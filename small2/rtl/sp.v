==> flow/design.v <==
module sp(input wire as,
	  input wire 	     sync,
	  input wire 	     clk,
	  output wire [63:0] a);
   reg [63:0] 		     ra;
   always  @(posedge clk)
     ra <= {as, ra[63:1]};
   assign a  = sync ? ra : 8'b0;
endmodule  
# From RTL to reports: sp

What the tools print for sp, step after step.
Lines are those of the file above, counted from 1.
Operators carry their Yosys type and port widths (W data, S select, Z words).
Cell names lack the library's common part.
The mark n/a stands for no value.

Design top: sp
Clock: clk
Standard-cell library: sky130hd
Library corner: tt_025C_1v80

# Word level

Source: Yosys, flattened and elaborated, memories not mapped. Widths are those after wreduce; folded enables and synchronous resets count as part of the registers. Registers that Yosys merges into a memory's read port (data or address) are not register bits. Print and check cells do not count. Equal cells are merged and count once.

Word-level cells: 2
Output and inout bits: 64
Bits in registers: 64

Multiplexer cells: 1

Operators by type and width:

| kind     | count |
| $mux W64 | 1 |

# Logic depth

Yosys ltp: most cells in a row. Word level: on the elaborated netlist, between registers, memories and ports. Mapped: between sequential cells and ports; inverters and the memories' decode and read muxes count.

Word-level depth: 1
ABC_AREA: 0
Gate-level depth with buffers: 2
Depth with buffers taken out: 1

# After synthesis

Yosys stat after the flow's synthesis: flattened, memories mapped to cells. It holds for the ABC_AREA given above (unset counts as 0); a run with the other value may have another netlist.
Totals and module areas in this step are rounded.

Cell area after synthesis: 0.001792 mm²
Flip-flop cells: 64
Mapped cells: 134

Cell types:

| cell type | count | area in all (µm²) |
| dfxtp_1   | 64    | 1.28E+03 |
| and2_2    | 64    | 480.461 |
| clkbuf_2  | 6     | 30.029 |

# Path before layout

Source: OpenSTA report_checks on the synthesized netlist (no wires, ideal clock, input and output delay 20% of the period each), path of least setup slack; recovery checks are left aside. Register names are those of the netlist, which keeps one name where synthesis merged equal registers.

Path type: register -> output
Start: register ra[10]
End: output a[10]
Path buffers: 0
Data required time: 0.494 ns
Stages: 2
Period: 0.618 ns
Path delay: 0.476 ns
Setup slack: 0.018 ns
Arrival time: 0.476 ns
Time at the first pin: 0.000 ns
Synthesis period reached: 0.6 ns

"path delay" = arrival - input delay + setup time.
At an output port there is no setup time.
"stages" counts driving pins, that of a launching flip-flop among them; a cell with two outputs on the path counts twice.
"synthesis period reached" = period - worst setup slack (recovery checks aside). The figure is calculated, with input and output delays left at 20% of the set period.
The rows between start and end are the longest chain of elaborated cells between them; the timing report does not say that the signal goes this way. Where chains are equally long, one stands for them.
A line is the first line of the expression or statement that the cell stems from. Yosys adds cells for indexed reads and writes and turns some case tables into memories.

Cell sequence: dfxtp_1 > and2_2
Cells in the longest elaborated chain: 1
Elaborated cells on any way between the ends: 1
RTL lines with such cells: 1
Those cells by class: mux: 1

Ends and longest elaborated chain, after synthesis:

| item               | RTL line | RTL |
| start: declaration | 5        | `reg [63:0] ra;` |
| start: assignment  | 7        | `ra <= {as, ra[63:1]};` |
| $mux W64           | 8        | `assign a  = sync ? ra : 8'b0;` |
| end: declaration   | 4        | `output wire [63:0] a);` |

# Path in the finished layout

From the final timing report of flow run B: the path of least setup slack in the routed layout; clock arrival at registers is part of the times.

Path type: register -> output
Start: register ra[58]
End: output a[58]
Time at the first pin: 0.33 ns
Setup slack: -0.27 ns
Period: 0.796 ns
Path buffers: 1
Data required time: 0.64 ns
Arrival time: 0.91 ns
Stages: 3

The rows between start and end are the longest chain of elaborated cells between them; the timing report does not say that the signal goes this way. Where chains are equally long, one stands for them.

Cell sequence: dfxtp_2 > and2_4 > buf_6
Cells in the longest elaborated chain: 1
Elaborated cells on any way between the ends: 1
RTL lines with such cells: 1
Those cells by class: mux: 1

Ends and longest elaborated chain, post-layout:

| item               | RTL line | RTL |
| start: declaration | 5        | `reg [63:0] ra;` |
| start: assignment  | 7        | `ra <= {as, ra[63:1]};` |
| $mux W64           | 8        | `assign a  = sync ? ra : 8'b0;` |
| end: declaration   | 4        | `output wire [63:0] a);` |

Flow measurements of sp on sky130hd: 2 stored runs with different settings, listed in no order. Input and output delays are each 20% of the period that was set; the output load is 0.01 pF.
"period achieved" = clock period - worst setup slack. The figure is calculated, with input and output delays left at 20% of the set period.
"worst setup path time": the worst setup path's part of the clock period (all of it between registers, 20% less for each end at a port) less its slack. A launch clock that arrives late makes it longer, a capture clock that arrives late makes it shorter.
Results are given in rounded form.
Among the settings, -- means not set for that run.
Results: -- = not shown.

| setting or result                         | flow run A | flow run B         |
| period_ns                                 | 0.375      | 0.796              |
| CORE_UTILIZATION                          | 57         | 22                 |
| PLACE_DENSITY_LB_ADDON                    | 0.22       | --                 |
| HOLD_SLACK_MARGIN                         | 0.27       | --                 |
| CORE_ASPECT_RATIO                         | 1.07       | 1.18               |
| CORE_MARGIN                               | 3          | 2                  |
| CELL_PAD_IN_SITES_DETAIL_PLACEMENT        | 0          | --                 |
| GPL_TIMING_DRIVEN                         | 1          | --                 |
| CTS_CLUSTER_SIZE                          | 91         | --                 |
| MIN_ROUTING_LAYER                         | met1       | --                 |
| MAX_ROUTING_LAYER                         | met5       | met4               |
| CAP_MARGIN                                | 20         | 20                 |
| SLEW_MARGIN                               | 20         | 20                 |
| PLACE_DENSITY                             | --         | 0.46               |
| CTS_CLUSTER_DIAMETER                      | --         | 360                |
| synthesis area (mm²)                      | --         | 0.001792           |
| area of the die (mm²)                     | --         | 0.008884           |
| standard-cell area after layout (mm²)     | --         | 0.003197           |
| final utilization (%)                     | --         | 40.8               |
| setup slack of the critical path (ns)     | --         | -0.275             |
| summed negative setup slack (ns)          | --         | -16.73             |
| worst hold slack in the final report (ns) | --         | 0.263              |
| period achieved (ns)                      | --         | 1.071              |
| worst setup path time (ns)                | --         | 0.91               |
| worst path kind                           | --         | register -> output |

Flow run A: unfinished; error DPL-0038 in clock tree synthesis
