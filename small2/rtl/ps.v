==> flow/design.v <==
module ps(input wire[63:0] a,
	  input wire  sync,
	  input wire  clk,
	  output wire as);
   reg [63:0] 	      ra;
   always @(posedge clk)
     if (sync)
       ra <= a;
     else
       ra <= {1'b0, ra[63:1]};
   assign as = ra[0];
endmodule  
* Tool chain data of ps
What the tools print for ps, step after step.
Lines are those of the file above, counted from 1.
Cell names lack the library's common part.
The mark - stands for no value.
- Top :: ps
- Clock port :: clk
- Cell library :: sky130hd
- Library corner :: tt_025C_1v80

* Elaborated design
Source: Yosys, flattened and elaborated, memories not mapped. Widths are those after wreduce; folded enables and synchronous resets count as part of the registers. Registers that Yosys merges into a memory's read port (data or address) are not register bits. Print and check cells do not count. Equal cells are merged and count once.
- Register bits :: 64
- Input port bits :: 66
- Output and inout bits :: 1
- Elaborated cells :: 3
- Mux-type cells :: 1
** Operator list (count)
- 63-bit 2-to-1 mux :: 1

* Longest topological paths
Depth = most cells in a row (Yosys ltp): at word level without a register or memory, in the mapped netlist without a sequential cell, where the memories' decode and read muxes count.
- Word-level depth :: 1
- ABC_AREA :: 0
- Depth in mapped cells :: 3
- Gate-level depth less buffers :: 1

* Synthesis result
The flow's flattened synthesis, as Yosys stat reports it; memories are mapped. The netlist is that of the ABC_AREA named above (0 if unset); the other value can give another one.
The area totals of this step are shown rounded.
- Cells in the netlist :: 135
- Cell area after synthesis :: 0.0023 mm²
- Area of sequential cells :: 0.0013 mm²
- Mapped flip-flops :: 64
- Buffer cells :: 7
** Cell types
- dfxtp_1 :: count 64, total area 1.28E+03 µm²
- mux2_4 :: count 59, total area 885.85 µm²
- buf_12 :: count 6, total area 120.115 µm²
- mux2_2 :: count 4, total area 45.043 µm²
- buf_6 :: count 1, total area 11.261 µm²
- and2_1 :: count 1, total area 6.256 µm²

* Path before layout
Path of least setup slack by OpenSTA after synthesis, without wires, with an ideal clock, recovery checks aside; 20% of the period is set as input and as output delay. Where synthesis merged equal registers, the netlist keeps one of their names.
- Path kind :: in2reg
- From :: input sync
- To :: register ra[10]
- Clock period :: 0.885 ns
- Input delay :: 0.177 ns
- Library setup time :: 0.121 ns
- Time at the first pin :: 0.177 ns
- Arrival time :: 0.782 ns
- Required time :: 0.764 ns
- Path slack :: -0.019 ns
- Path delay :: 0.726 ns
- Driving pins on the path :: 3
- Buffers on the path :: 2
- Period reached after synthesis :: 0.904 ns
"path delay" is the arrival time less input delay plus setup time.
"driving pins on the path" counts driving pins, that of a launching flip-flop among them; a cell with two outputs on the path counts twice.
"period reached after synthesis" is the clock period less the worst setup slack; recovery checks do not enter. This is arithmetic on one report: input and output delays are still those of the set period (20% each).
Between the ends stands the longest chain of elaborated cells between them, by number of cells; it is not shown to be the way that was timed. Of several equally long chains one is given.
A line is the first line of the expression or statement that the cell stems from. Yosys adds cells for indexed reads and writes and turns some case tables into memories.
- Cell sequence :: buf_6 -> buf_12 -> mux2_4
- Length of the longest elaborated chain :: 1
- Elaborated cells on any way between the ends :: 1
- RTL lines with such cells :: 1
- Those cells by class :: 1 x mux
** Ends and longest elaborated chain, post-synthesis
- start: declaration :: RTL line 2 : input wire sync,
- 63-bit 2-to-1 mux :: RTL line 7 : if (sync)
- end: assignment :: RTL line 8 : ra <= a;
- end: assignment :: RTL line 10 : ra <= {1'b0, ra[63:1]};
- end: declaration :: RTL line 5 : reg [63:0] ra;

* Timing after layout
From the final timing report of flow run A: the path of least setup slack in the routed layout; clock arrival at registers is part of the times.
- Path kind :: reg2out
- From :: register ra[0]
- To :: output as
- Clock period :: 0.951 ns
- Output delay :: 0.19 ns
- Time at the first pin :: 0.33 ns
- Arrival time :: 0.77 ns
- Required time :: 0.76 ns
- Path slack :: -0.01 ns
- Driving pins on the path :: 2
- Buffers on the path :: 1
- Cell sequence :: dfxtp_2 -> buf_6
- Length of the longest elaborated chain :: 0
- Elaborated cells on any way between the ends :: 0
- RTL lines with such cells :: 0
** Ends and longest elaborated chain, after layout
- start: declaration :: RTL line 5 : reg [63:0] ra;
- start: assignment :: RTL line 8 : ra <= a;
- start: assignment :: RTL line 10 : ra <= {1'b0, ra[63:1]};
- end: declaration :: RTL line 4 : output wire as);

Lab notebook: ps

ps through Yosys and OpenROAD on sky130hd: 2 stored runs, unordered, with their settings and measured results. The constraints put input and output delay at 20% of the set period each and load the outputs with 0.01 pF.
"period achieved" = clock period - worst setup slack. The figure is calculated, with input and output delays left at 20% of the set period.
"critical path time" is the time allowed to the run's worst setup path (the clock period less input and output delay, where it has them) less its slack. Clock arrival times count: a late capture clock shortens it, a late launch clock lengthens it.
By "total design power" is meant OpenSTA's value without simulated activity: inputs other than the clock are taken to toggle once in ten clock periods, and the tool carries that through the logic.
Values from the reports are rounded here.

** Flow run A
- Settings :: period_ns=0.951; CORE_UTILIZATION=40; PLACE_DENSITY_LB_ADDON=0.1; CORE_ASPECT_RATIO=1.07; CORE_MARGIN=2; CELL_PAD_IN_SITES_DETAIL_PLACEMENT=2; GPL_ROUTABILITY_DRIVEN=0; CTS_CLUSTER_SIZE=24; SLEW_MARGIN=20; MAX_ROUTING_LAYER=met5; CAP_MARGIN=20
- Worst slack on setup checks :: -0.007 ns
- Total negative setup slack :: -0.007 ns
- Final design utilization :: 0.58
- Std-cell area (final layout) :: 0.0032 mm²
- Area inside the die boundary :: 0.0065 mm²
- Total design power :: 6.3 mW
- Worst hold slack :: 0.34 ns
- Period achieved :: 0.958 ns
- Critical path time :: 0.77 ns
- Critical path type :: reg2out
- Yosys chip area after synthesis :: 0.0023 mm²

** Flow run B
- Settings :: period_ns=0.792; CORE_UTILIZATION=47; PLACE_DENSITY=0.65; CELL_PAD_IN_SITES_DETAIL_PLACEMENT=2; GPL_TIMING_DRIVEN=0; CTS_CLUSTER_SIZE=12; MIN_ROUTING_LAYER=met2; CAP_MARGIN=20; CORE_MARGIN=2; SLEW_MARGIN=20
- Outcome :: no results, placement failed with DPL-0033
