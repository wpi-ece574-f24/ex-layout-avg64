==> flow/design.v <==
module movavg(
    input logic clk,
    input logic reset,
    input logic [63:0] din,
    output logic [63:0] dout
);
   logic [63:0] 	tap1, tap1_next;
   logic [63:0] 	tap2, tap2_next;
   logic [63:0] 	tap3, tap3_next;
   always_ff @(posedge clk) begin
      if (reset) begin
         tap1 <= 64'h0;
         tap2 <= 64'h0;
         tap3 <= 64'h0;
      end else begin
         tap1 <= tap1_next;
         tap2 <= tap2_next;
         tap3 <= tap3_next;
      end 
   end
   logic [63:0] doutreg;
   always_comb begin
      doutreg   = din + tap1 + tap2 + tap3;
      tap1_next = din;
      tap2_next = tap1;
      tap3_next = tap2;
   end
   assign dout = doutreg;
endmodule
# Step by step through the tools: movavg
# The steps from the RTL of movavg to its reports follow in flow order.
# Line numbers count from 1 in the design file above.
# A cell with n/a has no value.
[design]
top_module = "movavg"
clock = "clk"
cell_library = "sky130hd"
corner = "tt_025C_1v80"

# After elaboration
# Source: Yosys, flattened and elaborated, memories not mapped. Widths are those after wreduce; folded enables and synchronous resets count as part of the registers. Registers that Yosys merges into a memory's read port (data or address) are not register bits. Print and check cells do not count. Equal cells are merged and count once.
[op_classes]
n_addsub = 3
multipliers = 0
div = 0
compare = 0
n_eq = 0
n_shift = 0
muxes = 0
logic = 0
reduce_logical = 0
[op_table]
columns = ["cell", "n"]
rows = [
  ["adder 64 bit", 3],
]
[word_totals]
register_bits = 192
latch_bits = 0
ram_bits = 0
romBits = 0
clocked_rd_ports_x_width = 0
n_memories = 0
in_bits = 66
output_inout_bits = 64
wordCells = 6

# Longest topological paths
# Depth = most cells in a row (Yosys ltp): at word level without a register or memory, in the mapped netlist without a sequential cell, where the memories' decode and read muxes count.
[logic_depth]
depth_word = 3
ABC_AREA = 0
ltp_mapped = 15
depth_no_buf = 14

# Synthesis result
# The flow's flattened synthesis, as Yosys stat reports it; memories are mapped. The netlist is that of the ABC_AREA named above (0 if unset); the other value can give another one.
# The area totals of this step are shown rounded.
[types]
columns = ["cell", "n"]
rows = [
  ["sky130_fd_sc_hd__dfxtp_1", 192],
  ["sky130_fd_sc_hd__fa_1", 126],
  ["sky130_fd_sc_hd__inv_1", 366],
  ["sky130_fd_sc_hd__ha_1", 63],
  ["sky130_fd_sc_hd__nor2_1", 200],
  ["sky130_fd_sc_hd__a21oi_1", 90],
  ["sky130_fd_sc_hd__xnor2_1", 42],
  ["sky130_fd_sc_hd__nand2_1", 53],
  ["sky130_fd_sc_hd__o21ai_0", 39],
  ["sky130_fd_sc_hd__xor2_1", 21],
  ["sky130_fd_sc_hd__nand4_1", 26],
  ["sky130_fd_sc_hd__clkbuf_1", 43],
  ["sky130_fd_sc_hd__a21o_1", 20],
  ["sky130_fd_sc_hd__nor2b_1", 24],
  ["sky130_fd_sc_hd__o21bai_1", 14],
  ["sky130_fd_sc_hd__nand3_1", 11],
  ["sky130_fd_sc_hd__o21a_1", 6],
  ["sky130_fd_sc_hd__a21oi_2", 5],
]
# Not listed: further types 44, cells in them 100.
[synth_totals]
cell_count = 1441
area_um2 = 12370
ff_cells = 192

# Path before layout
# Source: OpenSTA report_checks on the synthesized netlist (no wires, ideal clock, input and output delay 20% of the period each), path of least setup slack; recovery checks are left aside. Register names are those of the netlist, which keeps one name where synthesis merged equal registers.
[synth_timing]
kind = "input port to output port"
start = "input din[1]"
end = "output dout[61]"
tclk_ns = 7.85
in_delay_ns = 1.570
t_first_pin_ns = 1.570
t_arrival_ns = 5.001
required_time_ns = 6.280
path_slack_ns = 1.279
delay_ns = 3.431
path_stages = 13
path_buffers = 0
period_less_setup_slack_ns = 6.571
# "delay_ns" = arrival - input delay + setup time.
# A path that ends at an output port has no setup time.
# "path_stages" counts driving pins, that of a launching flip-flop among them; a cell with two outputs on the path counts twice.
# "period_less_setup_slack_ns" = period - worst setup slack (recovery checks aside). The figure is calculated, with input and output delays left at 20% of the set period.
# Between the ends stands the longest chain of elaborated cells between them, by number of cells; it is not shown to be the way that was timed. Of several equally long chains one is given.
# Each line given opens the expression or statement behind the cell; cells for indexed reads and writes are added by Yosys, which also makes memories of some case tables.
[synth_via]
cell_sequence = "sky130_fd_sc_hd__fa_1 -> sky130_fd_sc_hd__fa_1 -> sky130_fd_sc_hd__ha_1 -> sky130_fd_sc_hd__fa_1 -> sky130_fd_sc_hd__a211oi_2 -> sky130_fd_sc_hd__o211ai_2 -> sky130_fd_sc_hd__a21oi_2 -> sky130_fd_sc_hd__o311ai_2 -> sky130_fd_sc_hd__a31oi_4 -> sky130_fd_sc_hd__o21ai_4 -> sky130_fd_sc_hd__a2111oi_4 -> sky130_fd_sc_hd__nor2_2 -> sky130_fd_sc_hd__a311oi_2"
elab_chain_cells = 3
[synth_lines]
columns = ["element", "line", "rtl"]
rows = [
  ["start: declaration", 4, "input logic [63:0] din,"],
  ["adder 64 bit (3 in a row)", 23, "doutreg   = din + tap1 + tap2 + tap3;"],
  ["end: declaration", 5, "output logic [63:0] dout"],
]

# Timing after layout
# Path of least setup slack in the final report of run A (OpenROAD, finished layout, wires in). Where an end is a register, its clock arrival counts in the times.
[layout_timing]
kind = "input port to output port"
start = "input din[10]"
end = "output dout[61]"
tclk_ns = 3.86
in_delay_ns = 0.77
t_first_pin_ns = 0.77
t_arrival_ns = 5.18
required_time_ns = 3.09
path_slack_ns = -2.09
path_stages = 18
path_buffers = 4
# Between the ends stands the longest chain of elaborated cells between them, by number of cells; it is not shown to be the way that was timed. Of several equally long chains one is given.
[layout_via]
cell_sequence = "sky130_fd_sc_hd__buf_8 -> sky130_fd_sc_hd__inv_8 -> sky130_fd_sc_hd__fa_1 -> sky130_fd_sc_hd__inv_2 -> sky130_fd_sc_hd__fa_1 -> sky130_fd_sc_hd__ha_4 -> sky130_fd_sc_hd__nand4_1 -> sky130_fd_sc_hd__buf_4 -> sky130_fd_sc_hd__a21oi_4 -> sky130_fd_sc_hd__a21oi_4 -> sky130_fd_sc_hd__o311ai_4 -> sky130_fd_sc_hd__a31oi_4 -> sky130_fd_sc_hd__o21ai_4 -> sky130_fd_sc_hd__buf_6 -> sky130_fd_sc_hd__a21oi_4 -> sky130_fd_sc_hd__o31a_1 -> sky130_fd_sc_hd__a311oi_4 -> sky130_fd_sc_hd__buf_2"
elab_chain_cells = 3
[layout_lines]
columns = ["element", "line", "rtl"]
rows = [
  ["start: declaration", 4, "input logic [63:0] din,"],
  ["adder 64 bit (3 in a row)", 23, "doutreg   = din + tap1 + tap2 + tap3;"],
  ["end: declaration", 5, "output logic [63:0] dout"],
]

# Measured results for movavg: 2 stored runs of the Yosys and OpenROAD flow on sky130hd. The settings differ; the order carries no meaning. The constraints put input and output delay at 20% of the set period each and load the outputs with 0.01 pF.
# "period_less_ws_ns": clock period set for the run, less the worst setup slack. It is reckoned from that one timing run; input and output delays stay at 20% of the period that was set.
# "worst_path_ns" = time allowed to the worst setup path (clock period - input delay - output delay, where it has them) - its slack; a late launch clock adds to it, a late capture clock takes from it.
# Measured values are rounded.

[[run]]
name = "run A"
[run.settings]
period_ns = 3.86
CORE_UTILIZATION = 33
SETUP_SLACK_MARGIN = -0.08
PLACE_DENSITY = 0.94
CORE_MARGIN = 8
CELL_PAD_IN_SITES_DETAIL_PLACEMENT = 1
TNS_END_PERCENT = 45
GPL_TIMING_DRIVEN = 1
GPL_ROUTABILITY_DRIVEN = 0
CTS_CLUSTER_DIAMETER = 52
CAP_MARGIN = 10
SLEW_MARGIN = 20
[run.results]
setup_ws_ns = -2.087
total_negative_slack_ns = -82.42
synthArea_um2 = 12370
finalUtil_pct = 54.2
worst_path_ns = 4.40
worst_setup_path_type = "input port to output port"
die_um2 = 43930
worst_hold_slack_ns = 0.470
period_less_ws_ns = 5.947

[[run]]
name = "run B"
[run.settings]
period_ns = 4.67
CORE_UTILIZATION = 20
SETUP_SLACK_MARGIN = -0.24
PLACE_DENSITY_LB_ADDON = 0.07
CORE_MARGIN = 3
CELL_PAD_IN_SITES_GLOBAL_PLACEMENT = 3
CELL_PAD_IN_SITES_DETAIL_PLACEMENT = 1
TNS_END_PERCENT = 55
ABC_AREA = 1
CTS_CLUSTER_SIZE = 57
CTS_CLUSTER_DIAMETER = 179
MIN_ROUTING_LAYER = "met1"
MAX_ROUTING_LAYER = "met5"
CAP_MARGIN = 20
SLEW_MARGIN = 20
[run.results]
setup_ws_ns = -0.181
worst_hold_slack_ns = 0.436
die_um2 = 74660
worst_path_ns = 2.98
worst_setup_path_type = "input port to output port"
synthArea_um2 = 14280
total_negative_slack_ns = -4.711
period_less_ws_ns = 4.851
finalUtil_pct = 32.0
